==> flow/design.v <==
module DecompressionUnit(
	input  [15:0] orig_instr,
	output [31:0] decomp_instr
);
	reg [31:0] decomp_instr;
	always@(*) begin
		decomp_instr[31]  = 1'b0;  
		decomp_instr[1:0] = 2'b11;  
		case (orig_instr[1:0])
			2'b00: begin
				decomp_instr[30:27] = 4'b0;  
				decomp_instr[26]    = orig_instr[5];  
				decomp_instr[25]    = orig_instr[12];  
				decomp_instr[19:18] = 2'b01;  
				decomp_instr[17:15] = orig_instr[9:7];  
				decomp_instr[14:12] = 3'b010;
				decomp_instr[6]     = 1'b0;
				decomp_instr[5]     = orig_instr[15];
				decomp_instr[4:2]   = 3'b000;
				if (orig_instr[15]) begin
					decomp_instr[24:23] = 2'b01;  
					decomp_instr[22:20] = orig_instr[4:2];  
					decomp_instr[11:10] = orig_instr[11:10];  
					decomp_instr[9]     = orig_instr[6];  
					decomp_instr[8:7]   = 2'b00;  
				end else begin
					decomp_instr[24:23] = orig_instr[11:10];  
					decomp_instr[22]    = orig_instr[6];  
					decomp_instr[21:20] = 2'b00;  
					decomp_instr[11:10] = 2'b01;  
					decomp_instr[9:7]   = orig_instr[4:2];  
				end
			end
			2'b01: begin
				case (orig_instr[15:13])
					3'b000: begin
						decomp_instr[30:26] = 5'b00000;  
						decomp_instr[25]    = orig_instr[12];  
						decomp_instr[24:20] = orig_instr[6:2];  
						decomp_instr[19:15] = orig_instr[11:7];  
						decomp_instr[14:12] = 3'b000;
						decomp_instr[11:7]  = orig_instr[11:7];  
						decomp_instr[6:2]   = 5'b00100;						
					end
					3'b100: begin
						decomp_instr[30]    = orig_instr[10];  
						decomp_instr[29:26] = 4'b0000;  
						decomp_instr[25]    = orig_instr[12];  
						decomp_instr[24:20] = orig_instr[6:2];  
						decomp_instr[19:15] = {2'b01, orig_instr[9:7]};  
						decomp_instr[14]    = 1'b1; 
						decomp_instr[13]    = orig_instr[11];  
						decomp_instr[12]    = 1'b1; 
						decomp_instr[11:7]  = {2'b01, orig_instr[9:7]};  
						decomp_instr[6:2]   = 5'b00100;
					end
					3'b001, 3'b101: begin
						decomp_instr[30]    = orig_instr[8];  
						decomp_instr[29:28] = orig_instr[10:9];  
						decomp_instr[27]    = orig_instr[6];  
						decomp_instr[26]    = orig_instr[7];  
						decomp_instr[25]    = orig_instr[2];  
						decomp_instr[24]    = orig_instr[11];  
						decomp_instr[23:21] = orig_instr[5:3];  
						decomp_instr[20]    = orig_instr[12];  
						decomp_instr[19:12] = 8'b0;  
						decomp_instr[11:8]  = 4'b0000;  
						decomp_instr[7]     = ~orig_instr[15];  
						decomp_instr[6:2]   = 5'b11011;
					end
					3'b110, 3'b111: begin
						decomp_instr[30:29] = 2'b00;  
						decomp_instr[28]    = orig_instr[12];  
						decomp_instr[27:26] = orig_instr[6:5];  
						decomp_instr[25]    = orig_instr[2];  
						decomp_instr[24:20] = 5'b00000;  
						decomp_instr[19:18] = 2'b01;  
						decomp_instr[17:15] = orig_instr[9:7];  
						decomp_instr[14:13] = 2'b00;
						decomp_instr[12]    = orig_instr[13];  
						decomp_instr[11:10] = orig_instr[11:10];  
						decomp_instr[9:8]   = orig_instr[4:3];  
						decomp_instr[7]     = 1'b0;  
						decomp_instr[6:2]   = 5'b11000;
					end
					default: begin
						decomp_instr[30:2]  = 29'b0; 
					end
				endcase  
			end
			2'b10: begin
				decomp_instr[30:25] = 6'b000000;  
				decomp_instr[14:13] = 2'b00;
				decomp_instr[3]     = 1'b0;
				if (orig_instr[15]) begin
					decomp_instr[12] = 1'b0;  
					decomp_instr[5]  = 1'b1;
					if (|orig_instr[6:2]) begin
						decomp_instr[24:20] = orig_instr[6:2];  
						decomp_instr[11:7]  = orig_instr[11:7];  
						decomp_instr[6]     = 1'b0;
						decomp_instr[4]     = 1'b1;
						decomp_instr[2]     = 1'b0;
						if (orig_instr[12]) begin
							decomp_instr[19:15] = orig_instr[11:7];  
						end else begin
							decomp_instr[19:15] = 5'b00000;  
						end
					end else begin
						decomp_instr[24:20] = 5'b00000;  
						decomp_instr[19:15] = orig_instr[11:7];  
						decomp_instr[11:8]  = 4'b0;  
						decomp_instr[7]     = orig_instr[12];  
						decomp_instr[6]     = 1'b1;
						decomp_instr[4]     = 1'b0;
						decomp_instr[2]     = 1'b1;
					end
				end else begin
					decomp_instr[24:20] = orig_instr[6:2];  
					decomp_instr[19:15] = orig_instr[11:7];  
					decomp_instr[12]    = 1'b1;  
					decomp_instr[11:7]  = orig_instr[11:7];  
					decomp_instr[6:4]   = 3'b001;
					decomp_instr[2]     = 1'b0;
				end
			end
			2'b11: begin
				decomp_instr[30:2] = 29'b0;
			end
		endcase
	end
endmodule
module cache_ro(
    clk,
    proc_reset,
    proc_addr,
    proc_rdata,
    proc_stall,
    mem_read,
    mem_addr,
    mem_rdata,
    mem_ready
	);
    localparam START    = 1'b0;
    localparam ALLOCATE = 1'b1;
    integer i;
    input          clk;
    input          proc_reset;
    input   [29:0] proc_addr;
    output         proc_stall;
    output  [31:0] proc_rdata;
    input  [127:0] mem_rdata;
    input          mem_ready;
    output  reg    mem_read; 
    output  reg [27:0] mem_addr;
    reg         valid_w[0:7];
    reg         valid_r[0:7];
    reg  [24:0] tag_w  [0:7];
    reg  [24:0] tag_r  [0:7];
    reg  [31:0] word_w[0:31];
    reg  [31:0] word_r[0:31];
    reg  state_nxt; 
    reg  state; 
    reg     hit_or_miss;  
    reg [31:0]  rdata;
    reg         stall;
	always@( posedge clk) begin
	    if( proc_reset ) begin
	        state <= START;
	    end
	    else begin
	        state <= state_nxt;
	    end
	end
	always@(*) begin
	    case ( state )
	        START:
	            begin 
	                if( hit_or_miss ) begin
	                    state_nxt = START;
	                end
	                else begin
	                    state_nxt = ALLOCATE;
	                end
	            end
	        ALLOCATE:
	            begin
	                if( mem_ready ) begin
	                    state_nxt = START;
	                end
	                else begin
	                    state_nxt = ALLOCATE;
	                end
	            end
	    endcase
	end
	assign proc_rdata = rdata;
	assign proc_stall = stall;
	always@(*) begin
	    rdata          = 32'b0;
	    stall          = 1'b0;
	    mem_read       = 0;
	    mem_addr       = proc_addr[29:2];
	    hit_or_miss    = 1'b0;
	    for (i=0;i<8;i=i+1) begin
	        valid_w[i] = valid_r[i]; 
	        tag_w[i]   = tag_r[i]; 
	    end
	    for (i=0;i<32;i=i+1) begin
	        word_w[i]  = word_r[i]; 
	    end
	    case ( state ) 
	        START:
	            begin
	                if( valid_r[proc_addr[4:2]] && ( tag_r[proc_addr[4:2]] == proc_addr[29:5] ) ) begin
	                    stall = 1'b0;
	                    hit_or_miss = 1'b1;
	                    rdata = word_r[proc_addr[4:0]];  
	                end
	                else begin
	                    stall = 1'b1;
	                end
	            end
	        ALLOCATE:
	            begin
	                stall = 1'b1;
	                if ( mem_ready ) begin
	                    case ( proc_addr[4:2] ) 
	                        3'd0: tag_w[0] = proc_addr[29:5];
	                        3'd1: tag_w[1] = proc_addr[29:5];
	                        3'd2: tag_w[2] = proc_addr[29:5];
	                        3'd3: tag_w[3] = proc_addr[29:5];
	                        3'd4: tag_w[4] = proc_addr[29:5];
	                        3'd5: tag_w[5] = proc_addr[29:5];
	                        3'd6: tag_w[6] = proc_addr[29:5];
	                        3'd7: tag_w[7] = proc_addr[29:5];
	                    endcase
	                    valid_w[proc_addr[4:2]] = 1'b1;
	                    {{word_w[{proc_addr[4:2], 2'b11}]}, {word_w[{proc_addr[4:2], 2'b10}]},
	                     {word_w[{proc_addr[4:2], 2'b01}]}, {word_w[{proc_addr[4:2], 2'b00}]}} = mem_rdata;
	                end
	                else begin
	                    mem_addr = proc_addr[29:2];
	                    mem_read =  1'b1;
	                end
	            end
	    endcase
	end
	always@( posedge clk ) begin
	    if( proc_reset ) begin
	        for (i=0;i<8;i=i+1) begin
	            valid_r[i] <= 1'b0;  
	            tag_r[i]   <= 25'b0;  
	        end
	        for (i=0;i<32;i=i+1) begin
	            word_r[i]  <= 32'b0;  
	        end
	    end
	    else begin
	        for (i=0;i<8;i=i+1) begin
	            valid_r[i] <= valid_w[i];  
	            tag_r[i]   <= tag_w[i];  
	        end
	        for (i=0;i<32;i=i+1) begin
	            word_r[i]  <= word_w[i];  
	        end
	    end
	end
endmodule
module cache_comp(
    clk,
    proc_reset,
    proc_addr,
    proc_rdata,
    proc_stall,
    mem_read,
    mem_addr,
    mem_rdata,
    mem_ready,
    pc_add
	);
    localparam START    = 1'b0;
    localparam ALLOCATE = 1'b1;
    integer i;
    input          clk;
    input          proc_reset;
    input   [30:0] proc_addr;
    output         proc_stall;
    output  [31:0] proc_rdata;
    input  [127:0] mem_rdata;
    input          mem_ready;
    output  reg    mem_read; 
    output  reg [27:0] mem_addr;
    output  reg pc_add;  
    reg         valid_w[0:7];
    reg         valid_r[0:7];
    reg  [24:0] tag_w  [0:7];
    reg  [24:0] tag_r  [0:7];
    reg  [15:0] word_w[0:63]; 
    reg  [15:0] word_r[0:63];
    wire [5:0] next_half_block;
    reg cross_block_error_r, cross_block_error_w;
    wire [27:0] next_block_addr;
    wire [31:0] decomp_instr;
    reg  [15:0] orig_instr;
    reg  state_nxt, state;  
    reg     hit_or_miss;  
    reg [31:0]  rdata;
    reg         stall;
    DecompressionUnit DU1(.orig_instr  (orig_instr), .decomp_instr(decomp_instr));
	always@( posedge clk) begin
	    if( proc_reset ) begin
	        state <= START;
	    end else begin
	        state <= state_nxt;
	    end
	end
	always@(*) begin
	    case ( state )
	        START:
	            begin 
	                if( hit_or_miss ) state_nxt = START;  
	                else state_nxt = ALLOCATE;
	            end
	        ALLOCATE:
	            begin
	                if( mem_ready ) state_nxt = START;
	                else state_nxt = ALLOCATE;
	            end
	    endcase
	end
	assign proc_rdata = rdata;
	assign proc_stall = stall;
	assign next_half_block = proc_addr[5:0] + 6'd1;
	assign next_block_addr = proc_addr[30:3] + 28'd1;
	always@(*) begin
	    rdata               = 32'b0;
	    stall               = 1'b0;
	    mem_read            = 0;
	    mem_addr            = proc_addr[29:2];
	    hit_or_miss         = 1'b0;
	    pc_add              = 1'b1;
	    cross_block_error_w = 1'b0;
	    for (i=0;i<8;i=i+1) begin
	        valid_w[i] = valid_r[i]; 
	        tag_w[i]   = tag_r[i]; 
	    end
	    for (i=0;i<64;i=i+1) begin
	        word_w[i]  = word_r[i]; 
	    end
	    case ( state ) 
	        START:
	            begin
	                if( valid_r[proc_addr[5:3]] && ( tag_r[proc_addr[5:3]] == proc_addr[30:6] ) ) begin
	                    if ( &word_r[proc_addr[5:0]][9:8] ) begin
	                    	if ( (&proc_addr[2:0]) && ( tag_r[next_half_block[5:3]] == proc_addr[30:6]) ) begin
	                    		stall = 1'b1;
	                    		cross_block_error_w = 1'b1;
	                    	end else begin
	                    		stall = 1'b0;
	                    		hit_or_miss = 1'b1;
	                    		rdata = {word_r[proc_addr[5:0]][ 7: 0], word_r[proc_addr[5:0]][15: 8],
	                    				 word_r[proc_addr[5:0]][23:16], word_r[proc_addr[5:0]][31:24]};  
	                    	end
	                    end else begin
	                    	stall = 1'b0;
	                    	hit_or_miss = 1'b1;
	                    	orig_instr = {word_r[proc_addr[5:0]][7:0], word_r[proc_addr[5:0]][15:8]};  
	                    	rdata = decomp_instr;
	                    	pc_add = 1'b0;
	                    end
	                end
	                else begin
	                    stall = 1'b1;
	                end
	            end
	        ALLOCATE:
	            begin
	                stall = 1'b1;
	                if ( mem_ready ) begin
	                    case ( proc_addr[4:2] ) 
	                        3'd0: tag_w[0] = proc_addr[30:6];
	                        3'd1: tag_w[1] = proc_addr[30:6];
	                        3'd2: tag_w[2] = proc_addr[30:6];
	                        3'd3: tag_w[3] = proc_addr[30:6];
	                        3'd4: tag_w[4] = proc_addr[30:6];
	                        3'd5: tag_w[5] = proc_addr[30:6];
	                        3'd6: tag_w[6] = proc_addr[30:6];
	                        3'd7: tag_w[7] = proc_addr[30:6];
	                    endcase
	                    valid_w[proc_addr[5:3]] = 1'b1;
	                    {{word_w[{proc_addr[5:3], 3'b110}]}, {word_w[{proc_addr[5:3], 3'b111}]},
	                     {word_w[{proc_addr[5:3], 3'b100}]}, {word_w[{proc_addr[5:3], 3'b101}]},
	                     {word_w[{proc_addr[5:3], 3'b010}]}, {word_w[{proc_addr[5:3], 3'b011}]},
	                     {word_w[{proc_addr[5:3], 3'b000}]}, {word_w[{proc_addr[5:3], 3'b001}]}} = mem_rdata;
	                end
	                else begin
	                    mem_addr = (cross_block_error_r) ? next_block_addr : proc_addr[30:3];
	                    mem_read =  1'b1;
	                end
	            end
	    endcase
	end
	always@( posedge clk ) begin
	    if( proc_reset ) begin
	        for (i=0;i<8;i=i+1) begin
	            valid_r[i] <= 1'b0;  
	            tag_r[i]   <= 25'b0;  
	        end
	        for (i=0;i<64;i=i+1) begin
	            word_r[i]  <= 16'b0;  
	        end
	        cross_block_error_r <= 1'b0;  
	    end
	    else begin
	        for (i=0;i<8;i=i+1) begin
	            valid_r[i] <= valid_w[i];  
	            tag_r[i]   <= tag_w[i];  
	        end
	        for (i=0;i<64;i=i+1) begin
	            word_r[i]  <= word_w[i];  
	        end
	        cross_block_error_r <= cross_block_error_w;  
	    end
	end
endmodule
# Reports on cache_comp
# Tool output for the design above, in the order of the flow.
# Lines are those of the file above, counted from 1.
# Cell names lack the library's common part.
# A cell with n/a has no value.
# inputs
design,cache_comp
clk_port,clk
cell_library,sky130hd
pvt_corner,tt_025C_1v80

# Elaborated design
# Yosys after proc, flatten, opt, wreduce and memory -nomap, before mapping. Print and check cells are not counted. Equal cells are merged and count once.
# word_totals
regBits,209
inputBits,162
out_inout_bits,63
word_cells,147
# classes
n_eq,32
muxes,62
bitwise,1
reduce_logical,35
# ops
op,n
25-bit two-way mux,24
25-bit parallel mux with 7-bit select,1
7-bit OR reduction,16
32-bit parallel mux with 2-bit select,1
28-bit parallel mux with 2-bit select,1
3-bit AND reduction,16
2-bit != test with constant B,17
28-bit two-way mux,1
1-bit two-way mux,28
25-bit == test,1
3-bit == test with constant B,8
19-bit two-way mux,1
3-bit by 2-bit == test with 1-bit output with constant B,4
1-bit parallel mux with 2-bit select,4
1-bit parallel mux with 7-bit select,1
3-bit by 1-bit == test with 1-bit output with constant B,2
3-bit logical NOT,2
1-bit logical AND,1
1-bit NOT,1

# Longest topological paths
# Longest topological path by Yosys (ltp), each cell counted once; first at word level (registers and memories cut), then after technology mapping (sequential cells cut; the memories' decode and read muxes count).
# logic_depth
ltp_word,8
ABC_AREA,0
depth_mapped,12
ltp_nobuf,7

# After synthesis
# Yosys stat after the flow's synthesis: flattened, memories mapped to cells. It holds for the ABC_AREA given above (unset counts as 0); a run with the other value may have another netlist.
# Totals and module areas in this step are rounded.
# types
type,n,area_total_um2
dfxtp_1,209,4.18E+03
nand2_1,432,1.62E+03
a21oi_1,214,1.07E+03
mux2_2,40,450.432
clkbuf_1,95,356.592
mux2i_1,28,280.269
buf_4,35,262.752
a221oi_1,23,201.443
nor2_1,40,150.144
mux4_2,6,135.13
nand2b_1,18,112.608
buf_2,16,80.077
o21ai_0,14,70.067
nor2b_1,9,56.304
a22oi_1,7,52.55
o221ai_1,6,52.55
o2bb2ai_1,6,52.55
xnor2_1,6,52.55
# Not listed: further types 45, cells in them 122.
# mapped
stdcells,1326
mapped_area_um2,10140
flip_flops,209
buffers,151
# The figures by module come from a second, unflattened synthesis with its own total; it is not the netlist above.
# hier_totals
cells_unflattened,1501
area_unflattened_um2,11190
# Rows give one instance, submodules left out.
# modules
mod,n_inst,n_cells,area_um2,seq_area_um2
cache_comp,1,1389,10520,4184
DecompressionUnit,1,112,673.1,0.0

# Path before layout
# OpenSTA on the mapped netlist: ideal clock, no wires. The path of least setup slack (recovery checks aside). Input and output delay are each 20% of the period. Register names are those of the netlist, which keeps one name where synthesis merged equal registers.
# synth_path
path_kind,input -> output
startpoint,in proc_addr[5]
endpoint,out proc_stall
clock_period_ns,4.58
t_arrival_ns,3.150
required_ns,3.664
path_slack_ns,0.514
path_delay_ns,2.234
driving_pins,10
period_less_setup_slack_ns,4.066
# "path_delay_ns" = arrival - input delay + setup time.
# A path that ends at an output port has no setup time.
# "driving_pins" counts driving pins, that of a launching flip-flop among them; a cell with two outputs on the path counts twice.
# "period_less_setup_slack_ns" = period - worst setup slack (recovery checks aside). The figure is calculated, with input and output delays left at 20% of the set period.
# The rows between start and end are the longest chain of elaborated cells between them; the timing report does not say that the signal goes this way. Where chains are equally long, one stands for them.
# Each line given opens the expression or statement behind the cell; cells for indexed reads and writes are added by Yosys, which also makes memories of some case tables.
# synth_between
path_cell_list,buf_6 -> buf_2 -> buf_4 -> buf_6 -> o22a_1 -> or3b_2 -> a2111oi_4 -> nand4_1 -> or3_1 -> buf_4
elab_chain_len,6
cone_cells,13
classes_between,eq/ne: 8; mux: 4; reduce/logical: 1
# synth_lines
element,line_no,source
start: declaration,287,input   [30:0] proc_addr;
3-bit == test,354,if( valid_r[proc_addr[5:3]] && ( tag_r[proc_addr[5:3]] == proc_addr[30:6] ) ) begin
25-bit parallel mux with 7-bit select,354,
25-bit == test,354,
1-bit logical AND,354,
1-bit two-way mux,354,
1-bit parallel mux with 2-bit select,351,case ( state )
end: declaration,288,output         proc_stall;
# Some nets on the timed path still bear RTL names; the line given drives or declares the net.
# synth_named_nets
net,line_no
pc_add,351

# Timing after layout
# Path of least setup slack in the final report of flow run 1 (OpenROAD, finished layout, wires in). Where an end is a register, its clock arrival counts in the times.
# layout_path
path_kind,input -> output
startpoint,in proc_addr[4]
endpoint,out proc_rdata[10]
clock_period_ns,2.52
t_arrival_ns,3.20
required_ns,2.02
path_slack_ns,-1.18
driving_pins,15
# The rows between start and end are the longest chain of elaborated cells between them; the timing report does not say that the signal goes this way. Where chains are equally long, one stands for them.
# layout_between
path_cell_list,buf_12 -> buf_12 -> buf_4 -> nor2_4 -> a221oi_1 -> o22a_1 -> or3b_4 -> a2111oi_4 -> buf_4 -> nand4_1 -> nor3_2 -> buf_4 -> buf_6 -> buf_6 -> buf_6
elab_chain_len,6
cone_cells,13
classes_between,eq/ne: 8; mux: 4; reduce/logical: 1
# layout_lines
element,line_no,source
start: declaration,287,input   [30:0] proc_addr;
3-bit == test,354,if( valid_r[proc_addr[5:3]] && ( tag_r[proc_addr[5:3]] == proc_addr[30:6] ) ) begin
25-bit parallel mux with 7-bit select,354,
25-bit == test,354,
1-bit logical AND,354,
19-bit two-way mux,354,
32-bit parallel mux with 2-bit select,351,case ( state )
end: declaration,289,output  [31:0] proc_rdata;

# Design cache_comp on sky130hd. What follows are 2 stored runs of the flow, each under its own settings; their order means nothing. The constraints put input and output delay at 20% of the set period each and load the outputs with 0.01 pF.
# "period_less_ws_ns": clock period set for the run, less the worst setup slack. It is reckoned from that one timing run; input and output delays stay at 20% of the period that was set.
# "worst_path_allowed_less_slack_ns": the worst setup path's part of the clock period (all of it between registers, 20% less for each end at a port) less its slack. A launch clock that arrives late makes it longer, a capture clock that arrives late makes it shorter.
# By "power_uw" is meant OpenSTA's value without simulated activity: inputs other than the clock are taken to toggle once in ten clock periods, and the tool carries that through the logic.
# Results are given in rounded form.
# Among the settings, - means not set for that run.
run name,period_ns,CORE_UTILIZATION,PLACE_DENSITY_LB_ADDON,CELL_PAD_IN_SITES_GLOBAL_PLACEMENT,CELL_PAD_IN_SITES_DETAIL_PLACEMENT,GPL_ROUTABILITY_DRIVEN,CAP_MARGIN,SLEW_MARGIN,MIN_ROUTING_LAYER,CORE_MARGIN,SETUP_SLACK_MARGIN,GPL_TIMING_DRIVEN,CTS_CLUSTER_SIZE,MAX_ROUTING_LAYER,worst_path_allowed_less_slack_ns,worstPathKind,fin_hold_ws_ns,power_uw,period_less_ws_ns,final_cell_area_um2,synth_chip_area_um2,dieArea_um2,worstSetupSlack_ns
flow run 1,2.52,31,0.11,2,2,1,30,30,met1,2,-,-,-,-,2.69,input -> output,0.407,8284,3.701,13860,10140,34170,-1.181
flow run 2,5.1,69,0.07,-,-,1,40,20,-,10,1.3,1,43,met5,2.55,input -> output,0.450,3689,4.590,12270,10140,19940,0.510
